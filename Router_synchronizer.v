==> flow/design.v <==
module
Router_Fsm(clk,rst,pktvalid,parity_done,srst0,srst1,srst2,fifofull,lowpktvalid,fifoe0,fifoe1,fifoe2,din,detect_add,ld_state,laf_state,full_state,lfd_state,we_en_reg,rst_int_reg,busy);
input clk,rst,pktvalid,parity_done,srst0,srst1,srst2,fifofull,lowpktvalid;
input fifoe0,fifoe1,fifoe2;
input [1:0]din;
output detect_add,ld_state,laf_state,full_state,lfd_state,we_en_reg,rst_int_reg,busy;
parameter 
DECODE_ADD=4'b0001,
LFD=4'b0010,
LD=4'b0011,
FFS=4'b0100,
LAF=4'b0101,
LP=4'b0110,
CPERROR=4'b0111,
WAIT_TILL_EMPTY=4'b1000;
reg [3:0] present_state,nxt_state;
reg [1:0] add;  
always @(posedge clk)
begin
if(!rst)
add<=0;
else if((srst0&&din==2'b00)||(srst1&&din==2'b01)||(srst2&&din==2'b10))
add<=0;
else
add<=din;
end
always @(posedge clk)
begin
if(!rst)
present_state=DECODE_ADD;
else if((srst0&&din==2'b00)||(srst1&&din==2'b01)||(srst2&&din==2'b10))
present_state<=DECODE_ADD;
else
present_state<=nxt_state;
end
always @(*)
begin
nxt_state=DECODE_ADD;
case (present_state)
DECODE_ADD:
begin
if((pktvalid && (add==2'b00) && fifoe0)||(pktvalid && (din==2'b01) && fifoe1)||(pktvalid
&& (din==2'b10) &&fifoe2))
nxt_state=LFD;
else if ((pktvalid && (din==2'b00) && !fifoe0)||(pktvalid && (din==2'b01) &&
!fifoe1)||(pktvalid && (din==2'b10) && !fifoe2))
nxt_state=WAIT_TILL_EMPTY;
else
nxt_state=DECODE_ADD;
end
LFD:
nxt_state=LD;
LD:
begin
if(fifofull)
nxt_state=FFS;
else if(!pktvalid && !fifofull)
nxt_state=LP;
else
nxt_state=LD;
end
FFS:
begin
if(!fifofull)
nxt_state=LAF;
else
nxt_state=FFS;
end
LAF:
begin
if(!parity_done && !lowpktvalid)
nxt_state=LD;
else if(!parity_done && lowpktvalid)
nxt_state=LP;
else if(parity_done)
nxt_state=DECODE_ADD;
end
LP:
nxt_state=CPERROR;
CPERROR:
begin
if(!fifofull)
nxt_state=DECODE_ADD;
else
nxt_state=FFS;
end
WAIT_TILL_EMPTY:
begin
if ((fifoe0 && (add==2'b00))||(fifoe1 && (add==2'b01))||(fifoe2 && (add==2'b10)))
nxt_state=LFD;
else
nxt_state=WAIT_TILL_EMPTY;
end
default: nxt_state=DECODE_ADD;
endcase
end
assign detect_add=(present_state==DECODE_ADD)?1'b1:1'b0;
assign lfd_state=(present_state==LFD)?1'b1:1'b0;
assign ld_state=(present_state==LD)?1'b1:1'b0;
assign laf_state=(present_state==LAF)?1'b1:1'b0;
assign rst_int_reg=(present_state==CPERROR)?1'b1:1'b0;
assign full_state=(present_state==FFS)?1'b1:1'b0;
assign
we_en_reg=((present_state==LAF)||(present_state==LD)||(present_state==LP))?1'b1:1'b0;
assign
busy=((present_state==LP)||(present_state==LFD)||(present_state==LAF)||(present_state==CPERROR)||(present_state==FFS)||(present_state==WAIT_TILL_EMPTY))?1'b1:1'b0;
endmodule
module Router_synchronizer(clk,rst,detect_add,wr_en_reg,din,e0,e1,e2,f0,f1,f2,re0,re1,re2,we,fifofull,srst0,srst1,srst2,vldout0,vldout1,vldout2);
input clk,rst,detect_add,wr_en_reg,e0,e1,e2,f0,f1,f2,re0,re1,re2;
input [1:0]din;
output reg [2:0]we;
output reg fifofull,srst0,srst1,srst2;
output vldout0,vldout1,vldout2;
reg [1:0] temp_reg;
reg [4:0] timer_0,timer_1,timer_2;
wire flag_0=(timer_0==5'd29);
wire flag_1=(timer_1==5'd29);
wire falg_2=(timer_2==5'd29);  
always @(posedge clk)
begin
if(!rst)
temp_reg<=1'b0;
else if(detect_add)
temp_reg<=din;
end
always @ (posedge clk)
begin
if (wr_en_reg)
begin
case(temp_reg)
2'b00 : we <= 3'b001;  
2'b01 : we <= 3'b010;
2'b10 : we <= 3'b100;
default: we <= 3'b000;
endcase
end
end
always@(posedge clk)
begin
case(temp_reg)
2'b00 : fifofull <= f0;
2'b01 : fifofull <= f1;
2'b10 : fifofull <= f2;
default: fifofull <= 1'b0;
endcase
end
always @(posedge clk)
begin
if(!rst)
begin
timer_0<=1'b0;
srst0<=1'b0;
end
else if(vldout0)
begin
if((~re0) && (flag_0))
begin
srst0<=1'b1;
timer_0<=5'b0;
end
end
else
begin
srst0<=1'b0;
timer_0<=timer_0+1'b1;
end
end
always @(posedge clk)
begin
if(!rst)
begin
timer_1<=1'b0;
srst1<=1'b0;
end
else if(vldout1)
begin
if((~re1) && (flag_1))
begin
srst1<=1'b1;
timer_1<=5'b0;
end
end
else
begin
srst1<=1'b0;
timer_1<=timer_1+1'b1;
end
end
always @(posedge clk)
begin
if(!rst)
begin
timer_2<=1'b0;
srst2<=1'b0;
end
else if(vldout2)
begin
if((~re2) && (flag_2))
begin
srst2<=1'b1;
timer_2<=5'b0;
end
end
else
begin
srst2<=1'b0;
timer_2<=timer_2+1'b1;
end
end
assign vldout0 = ~e0;
assign vldout1 = ~e1;
assign vldout2 = ~e2;
endmodule
From RTL to reports: Router_synchronizer

Tool output for the design above, in the order of the flow.
Lines are those of the file above, counted from 1.
Operators: Yosys type, input widths -> output width; for muxes data width and select width s.
Cell names lack the library's common part.
A cell with - has no value.

Design top: Router_synchronizer
Clock: clk
Standard-cell library: sky130hd
Library corner: tt_025C_1v80

Word-level counts

Source: Yosys, flattened and elaborated, memories not mapped. Widths are those after wreduce. Registers that Yosys merges into a memory's read port (data or address) are not register bits. Print and check cells do not count. Equal cells are merged and count once.

Output and inout bits: 10
Cells after elaboration: 36
Register bits after elaboration: 19
Bits of input ports: 15

Add/subtract/negate cells: 2
Equality and inequality tests: 4
Bitwise operators: 7
Reductions and logical operators: 9
Multiplexer cells: 6

Operators by type and width:

| operator            | number |
| $mux 5              | 4 |
| $add 5x1->5 const B | 2 |
| $eq 5x5->1 const B  | 2 |
| $pmux 3 s3          | 1 |
| $not 1->1           | 7 |
| $reduce_or 2->1     | 3 |
| $reduce_bool 2->1   | 2 |
| $logic_and 1x1->1   | 3 |
| $pmux 1 s3          | 1 |
| $eq 2x1->1 const B  | 1 |
| $eq 2x2->1 const B  | 1 |
| $logic_not 2->1     | 1 |

Longest topological paths

Yosys ltp: most cells in a row. Word level: on the elaborated netlist, between registers, memories and ports. Mapped: between sequential cells and ports; inverters and the memories' decode and read muxes count.

Word-level depth: 4
ABC_AREA: 0
Mapped depth: 5
Mapped depth without buffers: 5

Mapped cells and area

Yosys stat after the flow's synthesis: flattened, memories mapped to cells. It holds for the ABC_AREA given above (unset counts as 0); a run with the other value may have another netlist.
The area totals of this step are shown rounded.

Cell types:

| type     | number | area in all (µm²) |
| dfxtp_1  | 15     | 300.288 |
| edfxtp_1 | 3      | 90.086 |
| ha_1     | 4      | 50.048 |
| a41oi_1  | 4      | 35.034 |
| a311oi_2 | 2      | 30.029 |
| mux2i_1  | 3      | 30.029 |
| nand2_1  | 8      | 30.029 |
| a311oi_1 | 3      | 26.275 |
| a41o_4   | 1      | 21.27 |
| nand3_1  | 4      | 20.019 |
| inv_1    | 5      | 18.768 |
| o21ai_2  | 2      | 17.517 |
| nor2_1   | 4      | 15.014 |
| o21ai_0  | 3      | 15.014 |
| or2b_1   | 2      | 15.014 |
| nor2b_4  | 1      | 13.763 |
| a31oi_1  | 2      | 12.512 |
| nor2b_1  | 2      | 12.512 |

Not listed: further types 14, cells in them 16.

Flip-flops: 18
Cells in the netlist: 84
Sequential area: 390.4 µm²
Chip area (Yosys): 857.1 µm²
Buffers: 3

Timing after synthesis

OpenSTA on the mapped netlist: ideal clock, no wires. The path of least setup slack (recovery checks aside). Input and output delay are each 20% of the period. Register names are those of the netlist, which keeps one name where synthesis merged equal registers.

Path kind: register to register
Start point: register timer_0[1]
End point: register timer_0[4]
Buffers on the path: 0
Slack: 1.296 ns
Delay of the path: 1.174 ns
Driving pins on the path: 5
Time at the first pin: 0.000 ns
Data required time: 2.382 ns
Data arrival time: 1.086 ns
Clock period: 2.47 ns
Library setup time: 0.088 ns
Synthesis period reached: 1.174 ns

"delay of the path" = arrival - input delay + setup time.
"driving pins on the path" counts driving pins, that of a launching flip-flop among them; a cell with two outputs on the path counts twice.
"synthesis period reached" is the clock period less the worst setup slack; recovery checks do not enter. This is arithmetic on one report: input and output delays are still those of the set period (20% each).
Between the ends stands the longest chain of elaborated cells between them, by number of cells; it is not shown to be the way that was timed. Of several equally long chains one is given.
Each line given opens the expression or statement behind the cell; cells for indexed reads and writes are added by Yosys, which also makes memories of some case tables.
At most two assigning lines are given for a register; there are more.

Path through: dfxtp_1 inv_1 ha_1 a41o_4 a311oi_2
Length of the longest elaborated chain: 4
Elaborated cells on any way between the ends: 6
Source lines of those cells: 4
Those cells by class: 1 x add/sub; 1 x eq/ne; 2 x mux; 2 x reduce/logical

Ends and longest elaborated chain, post-synthesis:

| item               | RTL line | RTL |
| start: declaration | 115      | `reg [4:0] timer_0,timer_1,timer_2;` |
| start: assignment  | 151      | `timer_0<=1'b0;` |
| start: assignment  | 165      | `timer_0<=timer_0+1'b1;` |
| $eq 5x5->1         | 116      | `wire flag_0=(timer_0==5'd29);` |
| $logic_and 1x1->1  | 156      | `if((~re0) && (flag_0))` |
| $mux 5             | 156      |  |
| $mux 5             | 154      | `else if(vldout0)` |
| end: assignment    | 151      |  |
| end: assignment    | 165      |  |
| end: declaration   | 115      |  |

Path in the finished layout

From the final timing report of run 2: the path of least setup slack in the routed layout; clock arrival at registers is part of the times.

Path kind: input to output
Start point: input e2
End point: output vldout2
Slack: 0.05 ns
Driving pins on the path: 3
Buffers on the path: 2
External output delay: 0.27 ns
Time at the first pin: 0.27 ns
Clock period: 1.33 ns
Data required time: 1.06 ns
External input delay: 0.27 ns
Data arrival time: 1.01 ns

Between the ends stands the longest chain of elaborated cells between them, by number of cells; it is not shown to be the way that was timed. Of several equally long chains one is given.

Path through: clkdlybuf4s50_1 inv_1 dlygate4sd2_1
Length of the longest elaborated chain: 1
Elaborated cells on any way between the ends: 1
Source lines of those cells: 1
Those cells by class: 1 x logic

Ends and longest elaborated chain, after layout:

| item               | RTL line | RTL |
| start: declaration | 109      | `input clk,rst,detect_add,wr_en_reg,e0,e1,e2,f0,f1,f2,re0,re1,re2;` |
| $not 1->1          | 212      | `assign vldout2 = ~e2;` |
| end: declaration   | 113      | `output vldout0,vldout1,vldout2;` |

Ticket comment

Settings and measured results of 2 stored flow runs for module Router_synchronizer (sky130hd), not sorted in any way. The constraints put input and output delay at 20% of the set period each and load the outputs with 0.01 pF.
"time on the worst setup path" = time allowed to the worst setup path (clock period - input delay - output delay, where it has them) - its slack; a late launch clock adds to it, a late capture clock takes from it.
Results are given in rounded form.
Among the settings, -- means not set for that run.
Results: -- = not shown.

| setting or result                            | run 1 | run 2           |
| period_ns                                    | 1.16  | 1.33            |
| CORE_UTILIZATION                             | 70    | 40              |
| SETUP_SLACK_MARGIN                           | 0.19  | --              |
| PLACE_DENSITY_LB_ADDON                       | 0.01  | --              |
| CORE_MARGIN                                  | 7     | 2               |
| CELL_PAD_IN_SITES_DETAIL_PLACEMENT           | 0     | --              |
| TNS_END_PERCENT                              | 95    | --              |
| GPL_TIMING_DRIVEN                            | 0     | --              |
| MIN_ROUTING_LAYER                            | met1  | --              |
| MAX_ROUTING_LAYER                            | met5  | --              |
| CAP_MARGIN                                   | 20    | 20              |
| SLEW_MARGIN                                  | 20    | 20              |
| chip area after synthesis (Yosys) (µm²)      | --    | 857.1           |
| die footprint (µm²)                          | --    | 2,529           |
| standard-cell area of the final layout (µm²) | --    | 1,152           |
| lowest setup slack (ns)                      | --    | 0.050           |
| total negative slack (ns)                    | --    | 0.000           |
| final worst hold slack (ns)                  | --    | 0.506           |
| time on the worst setup path (ns)            | --    | 0.75            |
| worst setup path type                        | --    | input to output |

Run 1: stopped before the end: placement reported FLW-0024
